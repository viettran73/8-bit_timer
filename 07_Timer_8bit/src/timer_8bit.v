==> flow/design.v <==
`timescale 1ps/1ps
module apb_controller (
	input			clk,
	input			rst_n,
	input			psel,
	input			pwrite,
	input			penable,
	input	[7:0]		paddr,
	input	[7:0]		pwdata,
	output	reg [7:0]	prdata,
	output	reg 		pready,
	output	reg 		pslverr,
	output	[7:0]		start_counter,
	output			load,
	output			up_down,
	output			enable,
	output	[1:0]		clk_sel,
	input			overflow,
	input			underflow,
	output	reg		clr_overflow,
	output	reg		clr_underflow
);
localparam		IDLE 	= 0,
			SETUP	= 1,
			ACCESS	= 2;
reg	[1:0]		state; 
reg	[1:0]		next_state; 
reg	[7:0]		reg_TDR, reg_TCR, reg_TSR;
always @ (*) begin
	case (state)
	IDLE: begin
		if (psel & !penable)
			next_state	= SETUP;
		else
			next_state	= IDLE;
	end
	SETUP: begin
		if (psel & penable)
			next_state	= ACCESS;
		else
                        next_state	= IDLE;
	end
	ACCESS:
		next_state		= IDLE;
	default:
		next_state		= IDLE;
	endcase
end
always @ (posedge clk) begin
	if (!rst_n)
		state			<= IDLE;
	else
		state			<= next_state;
end
always @ (posedge clk) begin
	if (!rst_n) begin
		reg_TDR			<= 0;
		reg_TCR			<= 0;
		reg_TSR			<= 0;
		clr_overflow		<= 0;
		clr_underflow		<= 0;
	end
	else begin
		if ((state == ACCESS) & psel & penable & pwrite) begin 
			reg_TDR		<= (paddr == 0)? pwdata : reg_TDR;
                        reg_TCR         <= (paddr == 1)? pwdata & 8'hb3: reg_TCR;
		end
		else begin
                        reg_TDR         <= reg_TDR;
                        reg_TCR         <= reg_TCR;
		end
                if ((state == ACCESS) & psel & penable & pwrite) begin 
                        reg_TSR         <= (paddr == 2)? pwdata & 8'h00 : reg_TSR;
                end
                else begin
                        reg_TSR         <= {6'b0, underflow, overflow};
                end
		if ((state == ACCESS) & psel & penable & pwrite & (paddr == 2) & (pwdata[0] == 1))
			clr_overflow	<= 1;
		else
			clr_overflow	<= 0;
                if ((state == ACCESS) & psel & penable & pwrite & (paddr == 2) & (pwdata[1] == 1))  
                        clr_underflow    <= 1;
                else
                        clr_underflow    <= 0;
	end
end
always @ (posedge clk) begin
	if (!rst_n)
		prdata			<= 0;
	else begin
		if ((state == ACCESS) & psel & penable & !pwrite) begin
			case (paddr)
			0: prdata	<= reg_TDR;
			1: prdata	<= reg_TCR;
                        2: prdata       <= reg_TSR;
			default: prdata	<= 0;
			endcase
		end
		else
			prdata		<= prdata;
	end
end
always @ (posedge clk) begin
	if (!rst_n) begin
		pready			<= 0;
		pslverr			<= 0;
	end
	else begin
		pready			<= (state == ACCESS);
		pslverr			<= (state == ACCESS) & psel & penable & (paddr > 2);
	end
end
assign	start_counter			= reg_TDR;
assign	load				= reg_TCR[7];
assign	up_down				= reg_TCR[5];
assign	enable				= reg_TCR[4];
assign	clk_sel				= reg_TCR[1:0];
endmodule
`timescale 1ps/1ps
module clock_selection (
	input			clk,
	input			rst_n,
	input		[3:0]	clk_in,
	input		[1:0]	clk_sel,
	output	reg		clk_ena
);
reg	[3:0]		clk_in_d1;
reg	[3:0]		clk_in_ena;
always @ (posedge clk) begin
	clk_in_d1			<= clk_in;
	clk_in_ena			<= clk_in & ~clk_in_d1;
end
always @ (posedge clk) begin
	if (!rst_n)
		clk_ena			<= 0;
	else begin
		case (clk_sel)
		0: clk_ena		<= clk_in_ena[0];
		1: clk_ena		<= clk_in_ena[1];
		2: clk_ena		<= clk_in_ena[2];
		3: clk_ena		<= clk_in_ena[3];
		default: clk_ena	<= 0;
		endcase
	end
end
endmodule
`timescale 1ps/1ps
module counter (
	input		clk,
	input		rst_n,
	input		clk_ena,
	input	[7:0]	start_counter,
	input		up_down,
	input		load,
	input		enable,
	input		clr_overflow,
	input		clr_underflow,
	output	reg	overflow,
	output	reg	underflow
);
reg	[7:0]		reg_TCNT;
reg	[7:0]		reg_TCNT_d1;
reg 			load_d1;
always @ (posedge clk) begin
	if (!rst_n) begin
		reg_TCNT			<= 0;
		overflow			<= 0;
		underflow			<= 0;
		reg_TCNT_d1			<= 0;
		load_d1				<= 0;
	end
	else begin
		if (load)
			reg_TCNT		<= start_counter;
		else if (enable & clk_ena) begin
			if (up_down)
				reg_TCNT	<= reg_TCNT + 1;
			else
				reg_TCNT	<= reg_TCNT - 1;
		end
		load_d1				<= load;
		reg_TCNT_d1			<= reg_TCNT;
		if (clr_overflow)
			overflow		<= 0;
		else if ((reg_TCNT == 0) & (reg_TCNT_d1 == 255) & !load_d1)
			overflow		<= 1;
		if (clr_underflow)
			underflow		<= 0;
		else if ((reg_TCNT == 255) & (reg_TCNT_d1 == 0) & !load_d1)
			underflow		<= 1;
	end
end
endmodule
`timescale 1ps/1ps
module timer_8bit (
	input		clk,
	input		rst_n,
	input	[3:0]	clk_in,
	input		penable,
	input		psel,
	input		pwrite,
	input	[7:0]	paddr,
	input	[7:0]	pwdata,
	output	[7:0]	prdata,
	output		pready,
	output		pslverr
);
wire	[7:0]		start_counter;
wire			load, up_down, enable;
wire	[1:0]		clk_sel;
wire			overflow, underflow;
wire			clk_ena;
apb_controller apb_controller_i (
	.clk(clk),
	.rst_n(rst_n),
	.penable(penable),
	.psel(psel),
	.pwrite(pwrite),
	.paddr(paddr),
	.pwdata(pwdata),
	.prdata(prdata),
	.pready(pready),
	.pslverr(pslverr),
	.start_counter(start_counter),
	.load(load),
	.up_down(up_down),
	.enable(enable),
	.clk_sel(clk_sel),
	.overflow(overflow),
	.underflow(underflow)
);
counter counter_i (
	.clk(clk),
	.rst_n(rst_n),
	.clk_ena(clk_ena),
	.start_counter(start_counter),
	.load(load),
        .up_down(up_down),
        .enable(enable),
        .overflow(overflow),
        .underflow(underflow)	
);
clock_selection clock_selection_i (
	.clk(clk),
        .rst_n(rst_n),
	.clk_in(clk_in),
	.clk_sel(clk_sel),
	.clk_ena(clk_ena)
);
endmodule
Step by step through the tools: timer_8bit
The steps from the RTL of timer_8bit to its reports follow in flow order.
Line numbers count from 1 in the design file above.
Operators carry their Yosys type and port widths (W data, S select, Z words).
Library cell names are shortened.
A cell with n/a has no value.

set-up
  top = timer_8bit
  clock input = clk
  standard-cell library = sky130hd
  library corner = tt_025C_1v80

Word level
Counts by Yosys on the flattened word-level netlist (proc, flatten, opt, wreduce; memories kept). Register bits leave out memories and registers merged into their read ports (data or address). Print and check cells are left out. Cells with the same type and inputs are merged into one.

bit counts
  register bits = 55
  input port bits = 25
  output and inout port bits = 10
  word-level cells = 66

operators by class
  add/sub/neg operators = 2
  order comparisons = 1
  equality and inequality tests = 10
  muxes and demuxes = 10
  bitwise operators = 15
  reductions and logical operators = 13

operator list
  operator               number
  $logic_not A8 Y1       3
  $pmux W8 S3            1
  $mux W8                3
  $eq A8 B8 Y1 const B   2
  $and A1 B1 Y1          12
  $add A8 B1 Y8 const B  1
  $sub A8 B1 Y8 const B  1
  $eq A8 B1 Y1 const B   1
  $gt A8 B2 Y1 const B   1
  $eq A8 B2 Y1 const B   1
  $eq A2 B2 Y1 const B   3
  $mux W2                3
  $eq A2 B1 Y1 const B   2
  $logic_not A2 Y1       2
  $reduce_and A2 Y1      2
  $reduce_or A2 Y1       2
  $and A4 B4 Y4          1
  $not A4 Y4             1
  $pmux W2 S2            1
  $pmux W1 S4            1
  $logic_not A1 Y1       3
  $ne A2 B2 Y1 const B   1
  $reduce_bool A2 Y1     1
  $not A1 Y1             1
  $mux W1                1

Logic depth
Yosys ltp: most cells in a row. Word level: on the elaborated netlist, between registers, memories and ports. Mapped: between sequential cells and ports; inverters and the memories' decode and read muxes count.

depth
  word-level depth = 5
  ABC_AREA = 1
  depth in mapped cells = 9
  mapped depth without buffers = 8

Netlist
The flow's flattened synthesis, as Yosys stat reports it; memories are mapped. The netlist is that of the ABC_AREA named above (0 if unset); the other value can give another one.

cell types
  type      number  area in all (um^2)
  dfxtp_1   26      520.499
  nand2_1   41      153.898
  nand3_1   26      130.125
  a21oi_1   17      85.082
  inv_1     15      56.304
  nor2_1    13      48.797
  nor2_4    2       22.522
  buf_2     3       15.014
  nand4_2   1       12.512
  buf_6     1       11.261
  nand3_2   1       10.01
  buf_4     1       7.507
  clkinv_1  2       7.507
  o211ai_1  1       7.507
  nor2_2    1       6.256
  nor4_1    1       6.256
  nor3_1    1       5.005
  buf_1     1       3.754

mapped netlist
  mapped cells = 154
  synthesis area = 1109.8 um^2
  area of sequential cells = 520.5 um^2
  flip-flops = 26
  buffers = 6

Path before layout
Source: OpenSTA report_checks on the synthesized netlist (no wires, ideal clock, input and output delay 20% of the period each), path of least setup slack; recovery checks are left aside. Register names are those of the netlist, which keeps one name where synthesis merged equal registers.

timing after synthesis
  path kind = input to register
  start = input paddr[5]
  end = register apb_controller_i.reg_TDR[0]
  period = 1450 ps
  input delay = 290 ps
  library setup time = 72 ps
  time at the first pin = 290 ps
  arrival time = 1005 ps
  required time = 1378 ps
  slack = 374 ps
  delay of the path = 787 ps
  driving pins on the path = 6
  buffers on the path = 1
  synthesis period reached = 1076 ps

"delay of the path" = arrival - input delay + setup time.
"driving pins on the path" counts driving pins, that of a launching flip-flop among them; a cell with two outputs on the path counts twice.
"synthesis period reached" is the clock period less the worst setup slack; recovery checks do not enter. This is arithmetic on one report: input and output delays are still those of the set period (20% each).
Between the ends stands the longest chain of elaborated cells between them, by number of cells; it is not shown to be the way that was timed. Of several equally long chains one is given.
A line is the first line of the expression or statement that the cell stems from. Yosys adds cells for indexed reads and writes and turns some case tables into memories.
At most two assigning lines are given for a register; there are more.

between the ends, after synthesis
  path through = nor2_1 -> nand2_1 -> nor2_4 -> buf_4 -> nand3_1 -> a21oi_1
  cells in the longest elaborated chain = 2
  elaborated cells between the ends (all ways) = 2
  those cells by class = reduce/logical (2)

RTL lines, path after synthesis
  element            RTL line  text
  start, declared    203       input [7:0] paddr,
  $logic_not A8 Y1   65        reg_TDR <= (paddr == 0)? pwdata : reg_TDR;
  $reduce_and A2 Y1  n/a
  end, assigned      65
  end, assigned      69        reg_TDR         <= reg_TDR;
  end, declared      28        reg [7:0] reg_TDR, reg_TCR, reg_TSR;

Worst path after layout
Path of least setup slack in the final report of run 1 (OpenROAD, finished layout, wires in). Where an end is a register, its clock arrival counts in the times.
The path's times are printed in steps of 10 ps; the period is the one set.

timing post-layout
  path kind = register to output
  start = register apb_controller_i.prdata[7]
  end = output prdata[7]
  period = 2340 ps
  output delay = 470 ps
  time at the first pin = 330 ps
  arrival time = 1230 ps
  required time = 1870 ps
  slack = 640 ps
  driving pins on the path = 2
  buffers on the path = 1

At most two assigning lines are given for a register; there are more.

between the ends, post-layout
  path through = dfxtp_1 -> clkdlybuf4s50_1
  cells in the longest elaborated chain = 0
  elaborated cells between the ends (all ways) = 0
  source lines of those cells = 0

RTL lines, path post-layout
  element          RTL line  text
  start, declared  10        output reg [7:0] prdata,
  start, assigned  94        0: prdata <= reg_TDR;
  start, assigned  95        1: prdata <= reg_TCR;
  end, declared    205       output [7:0] prdata,

Ticket comment

Record of 2 stored runs of the RTL-to-layout flow on timer_8bit, platform sky130hd. The runs are unordered. Constraints: input delay and output delay 20% of the set period each, output load 0.01 pF.
"clock period reached" is the run's clock period less its worst setup slack. It is reckoned from that one timing run; input and output delays stay at 20% of the period that was set.
"critical setup path time" means the part of the period allowed to the worst setup path (the constraints hold back 20% at inputs and 20% at outputs) less its slack; where the path has registers, the arrival times of their clocks count too.
"power consumption" is the tool's figure for a default switching activity; nothing was simulated.
"critical setup path time" is known to 10 ps.
Settings: - = not set for that run.

name                                    run 1               run 2
period_ns                               2.34                1.53
CORE_UTILIZATION                        32                  34
CELL_PAD_IN_SITES_GLOBAL_PLACEMENT      2                   -
TNS_END_PERCENT                         75                  30
ABC_AREA                                1                   -
GPL_ROUTABILITY_DRIVEN                  0                   -
MIN_ROUTING_LAYER                       met1                met1
CAP_MARGIN                              20                  35
CORE_MARGIN                             2                   2
SLEW_MARGIN                             20                  40
SETUP_SLACK_MARGIN                      -                   0.34
PLACE_DENSITY_LB_ADDON                  -                   0.24
HOLD_SLACK_MARGIN                       -                   0.21
CORE_ASPECT_RATIO                       -                   0.65
CELL_PAD_IN_SITES_DETAIL_PLACEMENT      -                   1
GPL_TIMING_DRIVEN                       -                   0
CTS_CLUSTER_SIZE                        -                   67
power consumption (W)                   0.0008235           0.001229
die area (um^2)                         3955.2              3794.9
setup slack of the worst path (ps)      643                 334
smallest hold slack (ps)                447                 399
clock period reached (ps)               1697                1196
standard-cell area after layout (um^2)  1527.7              1587.8
post-synthesis cell area (um^2)         1109.8              1124.8
critical setup path time (ps)           1230                890
critical path type                      register to output  input to register
